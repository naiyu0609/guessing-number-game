==> flow/design.v <==
module gn(clk,rst,start,keyb,max_ten,max_unit,min_ten,min_unit,g_ten,g_unit);
input clk,rst,start;
input [6:0]keyb;
output reg [7:0]max_ten,max_unit,min_ten,min_unit,g_ten,g_unit;
reg [6:0]max_number,min_number,g_number_ten,g_number_unit;
reg [6:0]c_number=7'd43;
reg [3:0]state;
reg [6:0]seed=7'd93;
parameter zero=8'hC0,
		  one=8'hF9,
		  two=8'hA4,
		  three=8'hB0,
		  four=8'h99,
		  five=8'h92,
		  six=8'h82,
		  seven=8'hF8,
		  eight=8'h80,
		  nine=8'h90,
		  blank=8'hFF;
always @(posedge clk or negedge rst)
begin
	if(!rst)
	begin
		max_number=7'd99;
		min_number=7'd0;
		g_number_ten=7'd0;
		g_number_unit=7'd0;
		max_ten=nine;
		max_unit=nine;
		min_ten=zero;
		min_unit=zero;
		g_ten=8'd0;
		g_unit=8'd0;
		state=4'd0;
	end
	else
	begin
		case(state)
			4'd0:
			begin
				seed[0] <= seed[6];
				seed[1] <= (c_number[1])? seed[0]^seed[6]:seed[0];
				seed[2] <= (c_number[2])? seed[1]^seed[6]:seed[1];
				seed[3] <= (c_number[3])? seed[2]^seed[6]:seed[2];
				seed[4] <= (c_number[4])? seed[3]^seed[6]:seed[3];
				seed[5] <= (c_number[5])? seed[4]^seed[6]:seed[4];
				seed[6] <= (c_number[6])? seed[5]^seed[6]:seed[5];
				c_number[0] <= c_number[6];
				c_number[1] <= (seed[1])? c_number[0]^c_number[6]:c_number[0];
				c_number[2] <= (seed[2])? c_number[1]^c_number[6]:c_number[1];
				c_number[3] <= (seed[3])? c_number[2]^c_number[6]:c_number[2];
				c_number[4] <= (seed[4])? c_number[3]^c_number[6]:c_number[3];
				c_number[5] <= (seed[5])? c_number[4]^c_number[6]:c_number[4];
				c_number[6] <= (seed[6])? c_number[5]^c_number[6]:c_number[5];
				state = (start)? 4'd0:4'd1;
			end
			4'd1:
			begin
				c_number[0] <= c_number[6];
				c_number[1] <= (seed[1])? c_number[0]^c_number[6]:c_number[0];
				c_number[2] <= (seed[2])? c_number[1]^c_number[6]:c_number[1];
				c_number[3] <= (seed[3])? c_number[2]^c_number[6]:c_number[2];
				c_number[4] <= (seed[4])? c_number[3]^c_number[6]:c_number[3];
				c_number[5] <= (seed[5])? c_number[4]^c_number[6]:c_number[4];
				c_number[6] <= (seed[6])? c_number[5]^c_number[6]:c_number[5];
				g_ten=blank;
				g_unit=blank;
				state = 4'd2;
			end
			4'd2:
			begin
				c_number <= c_number%100;
				case(keyb)
					7'b0110111:
					begin
						g_number_ten=7'd10;
						g_ten=one;
						state=4'd3;
					end
					7'b1010111:
					begin
						g_number_ten=7'd20;
						g_ten=two;
						state=4'd3;
					end
					7'b1100111:
					begin
						g_number_ten=7'd30;
						g_ten=three;
						state=4'd3;
					end
					7'b0111011:
					begin
						g_number_ten=7'd40;
						g_ten=four;
						state=4'd3;
					end
					7'b1011011:
					begin
						g_number_ten=7'd50;
						g_ten=five;
						state=4'd3;
					end
					7'b1101011:
					begin
						g_number_ten=7'd60;
						g_ten=six;
						state=4'd3;
					end
					7'b0111101:
					begin
						g_number_ten=7'd70;
						g_ten=seven;
						state=4'd3;
					end
					7'b1011101:
					begin
						g_number_ten=7'd80;
						g_ten=eight;
						state=4'd3;
					end
					7'b1101101:
					begin
						g_number_ten=7'd90;
						g_ten=nine;
						state=4'd3;
					end
					7'b1011110:
					begin
						g_number_ten=7'd0;
						g_ten=zero;
						state=4'd3;
					end
					default: state=4'd2;
				endcase
			end
			4'd3:
			begin
				case(keyb)
					7'b0110111:
					begin
						g_number_unit=7'd1;
						g_unit=one;
						state=4'd4;
					end
					7'b1010111:
					begin
						g_number_unit=7'd2;
						g_unit=two;
						state=4'd4;
					end
					7'b1100111:
					begin
						g_number_unit=7'd3;
						g_unit=three;
						state=4'd4;
					end
					7'b0111011:
					begin
						g_number_unit=7'd4;
						g_unit=four;
						state=4'd4;
					end
					7'b1011011:
					begin
						g_number_unit=7'd5;
						g_unit=five;
						state=4'd4;
					end
					7'b1101011:
					begin
						g_number_unit=7'd6;
						g_unit=six;
						state=4'd4;
					end
					7'b0111101:
					begin
						g_number_unit=7'd7;
						g_unit=seven;
						state=4'd4;
					end
					7'b1011101:
					begin
						g_number_unit=7'd8;
						g_unit=eight;
						state=4'd4;
					end
					7'b1101101:
					begin
						g_number_unit=7'd9;
						g_unit=nine;
						state=4'd4;
					end
					7'b1011110:
					begin
						g_number_unit=7'd0;
						g_unit=zero;
						state=4'd4;
					end
					7'b0111110:
					begin
						g_number_ten=7'd0;
						g_ten=blank;
						state=4'd2;
					end
					default: state=4'd3;
				endcase
			end
			4'd4:
			begin
				case(keyb)
					7'b1101110:
					begin
						if((g_number_ten+g_number_unit>max_number)||(g_number_ten+g_number_unit<min_number)) 
						begin
							g_number_ten=7'd0;
							g_ten=blank;
							g_number_unit=7'd0;
							g_unit=blank;
							state=4'd2;
						end
						else if(g_number_ten+g_number_unit>c_number) state=4'd5;
						else if(g_number_ten+g_number_unit<c_number) state=4'd6;
						else state=4'd7;
					end
					7'b0111110:
					begin
					    g_number_ten=7'd0;
						g_ten=blank;
						g_number_unit=7'd0;
						g_unit=blank;
						state=4'd2;
					end
					default: state=4'd4;
				endcase
			end
			4'd5:
			begin
				max_ten=g_ten;
				max_unit=g_unit;
				max_number=g_number_ten+g_number_unit;
				g_ten=blank;
				g_unit=blank;
				state=4'd2;
			end
			4'd6:
			begin
				min_ten=g_ten;
				min_unit=g_unit;
				min_number=g_number_ten+g_number_unit;
				g_ten=blank;
				g_unit=blank;
				state=4'd2;
			end
			4'd7:
			begin
				max_ten=8'd0;
				max_unit=8'd0;
				min_ten=8'd0;
				min_unit=8'd0;
				g_ten=8'd0;
				g_unit=8'd0;
			end
		endcase
	end
end
endmodule
======== Tool chain data of gn ========
Tool output for the design above, in the order of the flow.
Lines are those of the file above, counted from 1.
Operators: Yosys type, input widths -> output width; for muxes data width and select width s.
Not given: --
set-up
  design top .............................. gn
  clock input ............................. clk
  library ................................. sky130hd
  timing corner ........................... tt_025C_1v80

======== After elaboration ========
Source: Yosys, flattened and elaborated, memories not mapped. Widths are those after wreduce. Registers that Yosys merges into a memory's read port (data or address) are not register bits. Print and check cells do not count. Equal cells are merged and count once.
bit counts
  register bits ........................... 94
  input bits .............................. 10
  output and inout port bits .............. 48
  word-level cells ........................ 127
cells by class
  add/subtract/negate cells ............... 1
  divide/modulo/power cells ............... 1
  $lt $le $gt $ge ......................... 4
  equal/unequal tests ..................... 24
  muxes and demuxes ....................... 44
  bitwise operators ....................... 12
  reductions and logical operators ........ 21
operators with widths
  kind                  count
  $mod 7x7->32 const B  1
  $pmux 7 s10           2
  $pmux 8 s10           1
  $pmux 8 s2            5
  $eq 7x7->1 const B    8
  $pmux 8 s5            1
  $pmux 8 s4            1
  $eq 7x6->1 const B    4
  $pmux 7 s2            2
  $ne 11x11->1 const B  2
  $pmux 7 s3            1
  $pmux 4 s5            1
  $eq 4x3->1 const B    4
  $mux 8                2
  $mux 1                15
  $gt 7x7->1            2
  $lt 7x7->1            2
  $mux 7                2
  $pmux 1 s2            7
  $xor 1x1->1           12
  $pmux 3 s2            2
  $reduce_or 10->1      1
  $reduce_and 5->1      2
  $reduce_bool 5->1     2
  $reduce_bool 2->1     4
  $eq 4x2->1 const B    2
  $reduce_and 4->1      2
  $add 7x7->7           1
Other operator kinds: 12; their cells: 16.

======== Logic depth ========
Longest topological path by Yosys (ltp), each cell counted once; first at word level (registers and memories cut), then after technology mapping (sequential cells cut; the memories' decode and read muxes count).
logic depth
  depth in word-level cells ............... 7
  ABC_AREA ................................ 0
  gate-level depth with buffers ........... 14
  gate-level depth less buffers ........... 14

======== Mapped cells and area ========
Source: synth_stat.txt of the flow (Yosys; design flattened, memories mapped). It holds for the ABC_AREA given above (unset counts as 0); a run with the other value may have another netlist.
The area totals of this step are shown rounded.
synthesis totals
  cell count .............................. 488
  chip area (Yosys) ....................... 5056 um^2
  sequential area ......................... 2439 um^2
  flip-flops .............................. 94
cell types
  cell                       count
  sky130_fd_sc_hd__dfrtp_1   67
  sky130_fd_sc_hd__edfxtp_1  14
  sky130_fd_sc_hd__dfstp_2   13
  sky130_fd_sc_hd__mux2i_1   33
  sky130_fd_sc_hd__ha_1      23
  sky130_fd_sc_hd__nor2_1    64
  sky130_fd_sc_hd__nand2_1   36
  sky130_fd_sc_hd__xnor2_1   13
  sky130_fd_sc_hd__inv_1     30
  sky130_fd_sc_hd__mux2_2    9
  sky130_fd_sc_hd__o21ai_0   20
  sky130_fd_sc_hd__a21oi_1   17
  sky130_fd_sc_hd__and2_1    9
  sky130_fd_sc_hd__a21o_1    6
  sky130_fd_sc_hd__a31oi_1   7
  sky130_fd_sc_hd__xor2_1    5
  sky130_fd_sc_hd__nand3_1   8
  sky130_fd_sc_hd__o32a_1    4
Not listed: further types 49, cells in them 110.

======== Path before layout ========
Source: OpenSTA report_checks on the synthesized netlist (no wires, ideal clock, input and output delay 20% of the period each), path of least setup slack; recovery checks are left aside. Register names are those of the netlist, which keeps one name where synthesis merged equal registers.
timing path after synthesis
  path type ............................... reg2reg
  from .................................... register g_number_ten[2]
  to ...................................... register g_unit[0]
  period .................................. 4.97 ns
  setup time .............................. 0.125 ns
  launch time at the first pin ............ 0.000 ns
  arrival ................................. 3.056 ns
  required time ........................... 4.845 ns
  setup slack ............................. 1.789 ns
  path delay .............................. 3.181 ns
  stages on the path ...................... 14
  path buffers ............................ 0
  synthesis period reached ................ 3.181 ns
"path delay" is the arrival time less input delay plus setup time.
"stages on the path": output pins that drive a net of the path, with the launching flip-flop's if there is one; two outputs of one cell count as two.
"synthesis period reached" is the clock period less the worst setup slack; recovery checks do not enter. This is arithmetic on one report: input and output delays are still those of the set period (20% each).
Between the ends stands the longest chain of elaborated cells between them, by number of cells; it is not shown to be the way that was timed. Of several equally long chains one is given.
A line is the first line of the expression or statement that the cell stems from. Yosys adds cells for indexed reads and writes and turns some case tables into memories.
At most two assigning lines are given for a register; there are more.
on the way, after synthesis
  cell sequence ........................... sky130_fd_sc_hd__dfrtp_1 -> sky130_fd_sc_hd__ha_1 -> sky130_fd_sc_hd__a21o_1 -> sky130_fd_sc_hd__a21oi_1 -> sky130_fd_sc_hd__nor2_1 -> sky130_fd_sc_hd__xnor2_1 -> sky130_fd_sc_hd__inv_1 -> sky130_fd_sc_hd__ha_1 -> sky130_fd_sc_hd__a21oi_1 -> sky130_fd_sc_hd__and3_1 -> sky130_fd_sc_hd__o211ai_1 -> sky130_fd_sc_hd__and3_4 -> sky130_fd_sc_hd__a211oi_4 -> sky130_fd_sc_hd__mux2_2
  cells in the longest elaborated chain ... 6
  elaborated cells on any way between the ends .. 9
RTL lines, path after synthesis
  what                line  text
  start: declaration  5     reg [6:0]max_number,min_number,g_number_ten,g_number_unit;
  start: assignment   26    g_number_ten=7'd0;
  start: assignment   76    g_number_ten=7'd10;
  $add 7x7->7         214   if((g_number_ten+g_number_unit>max_number)||(g_number_ten+g_number_unit<min_number))
  $gt 7x7->1          214
  $logic_or 1x1->1    214
  $mux 8              214
  $pmux 8 s2          211   case(keyb)
  $pmux 8 s4          38    case(state)
  end: assignment     67    g_unit=blank;
  end: assignment     143   g_unit=one;
  end: declaration    4     output reg [7:0]max_ten,max_unit,min_ten,min_unit,g_ten,g_unit;

======== Worst path after layout ========
Path of least setup slack in the final report of run A (OpenROAD, finished layout, wires in). Where an end is a register, its clock arrival counts in the times.
timing path post-layout
  path type ............................... reg2reg
  from .................................... register g_number_unit[1]
  to ...................................... register g_unit[4]
  period .................................. 3.71 ns
  setup time .............................. 0.11 ns
  launch time at the first pin ............ 0.34 ns
  arrival ................................. 3.45 ns
  required time ........................... 3.94 ns
  setup slack ............................. 0.50 ns
  stages on the path ...................... 16
  path buffers ............................ 1
Between the ends stands the longest chain of elaborated cells between them, by number of cells; it is not shown to be the way that was timed. Of several equally long chains one is given.
At most two assigning lines are given for a register; there are more.
on the way, post-layout
  cell sequence ........................... sky130_fd_sc_hd__dfrtp_1 -> sky130_fd_sc_hd__ha_2 -> sky130_fd_sc_hd__inv_2 -> sky130_fd_sc_hd__fa_2 -> sky130_fd_sc_hd__nor2b_1 -> sky130_fd_sc_hd__o21ai_1 -> sky130_fd_sc_hd__xor2_1 -> sky130_fd_sc_hd__inv_2 -> sky130_fd_sc_hd__ha_4 -> sky130_fd_sc_hd__nand4_1 -> sky130_fd_sc_hd__a21oi_2 -> sky130_fd_sc_hd__o311ai_2 -> sky130_fd_sc_hd__and3_4 -> sky130_fd_sc_hd__a211oi_4 -> sky130_fd_sc_hd__buf_6 -> sky130_fd_sc_hd__mux2_2
  cells in the longest elaborated chain ... 6
  elaborated cells on any way between the ends .. 9
RTL lines, path post-layout
  what                line  text
  start: declaration  5     reg [6:0]max_number,min_number,g_number_ten,g_number_unit;
  start: assignment   27    g_number_unit=7'd0;
  start: assignment   142   g_number_unit=7'd1;
  $add 7x7->7         214   if((g_number_ten+g_number_unit>max_number)||(g_number_ten+g_number_unit<min_number))
  $gt 7x7->1          214
  $logic_or 1x1->1    214
  $mux 8              214
  $pmux 8 s2          211   case(keyb)
  $pmux 8 s4          38    case(state)
  end: assignment     67    g_unit=blank;
  end: assignment     143   g_unit=one;
  end: declaration    4     output reg [7:0]max_ten,max_unit,min_ten,min_unit,g_ten,g_unit;

==> runs of gn <==
Measured results for gn: 2 stored runs of the Yosys and OpenROAD flow on sky130hd. The settings differ; the order carries no meaning. The constraints put input and output delay at 20% of the set period each and load the outputs with 0.01 pF.
"clock period achieved" is the run's clock period less its worst setup slack. It is reckoned from that one timing run; input and output delays stay at 20% of the period that was set.
"allowed time less slack (worst setup path)" = time allowed to the worst setup path (clock period - input delay - output delay, where it has them) - its slack; a late launch clock adds to it, a late capture clock takes from it.
By "total power after layout" is meant OpenSTA's value without simulated activity: inputs other than the clock are taken to toggle once in ten clock periods, and the tool carries that through the logic.
Results are given in rounded form.

---- run A ----
settings
  period_ns = 3.71
  SETUP_SLACK_MARGIN = 0.48
  CAP_MARGIN = 20
  CORE_MARGIN = 2
  CORE_UTILIZATION = 40
  SLEW_MARGIN = 20
results
  clock period achieved ................... 3.215 ns
  netlist area reported by Yosys .......... 5056 um^2
  setup TNS ............................... 0.000 ns
  allowed time less slack (worst setup path) .. 3.21 ns
  worst setup path kind ................... reg2reg
  setup slack of the critical path ........ 0.495 ns
  total power after layout ................ 3491 µW
  full die area ........................... 13560 um^2
  standard-cell area after layout ......... 6275 um^2

---- run B ----
settings
  period_ns = 6.48
  CORE_UTILIZATION = 56
  SETUP_SLACK_MARGIN = 0.52
  CORE_ASPECT_RATIO = 0.83
  TNS_END_PERCENT = 30
  GPL_ROUTABILITY_DRIVEN = 0
  CTS_CLUSTER_DIAMETER = 227
  SLEW_MARGIN = 5
  CAP_MARGIN = 20
  CORE_MARGIN = 2
results
  clock period achieved ................... 3.724 ns
  netlist area reported by Yosys .......... 5056 um^2
  setup TNS ............................... 0.000 ns
  allowed time less slack (worst setup path) .. 3.72 ns
  worst setup path kind ................... reg2reg
  setup slack of the critical path ........ 2.756 ns
  total power after layout ................ 1852 µW
  full die area ........................... 9808 um^2
  standard-cell area after layout ......... 5912 um^2
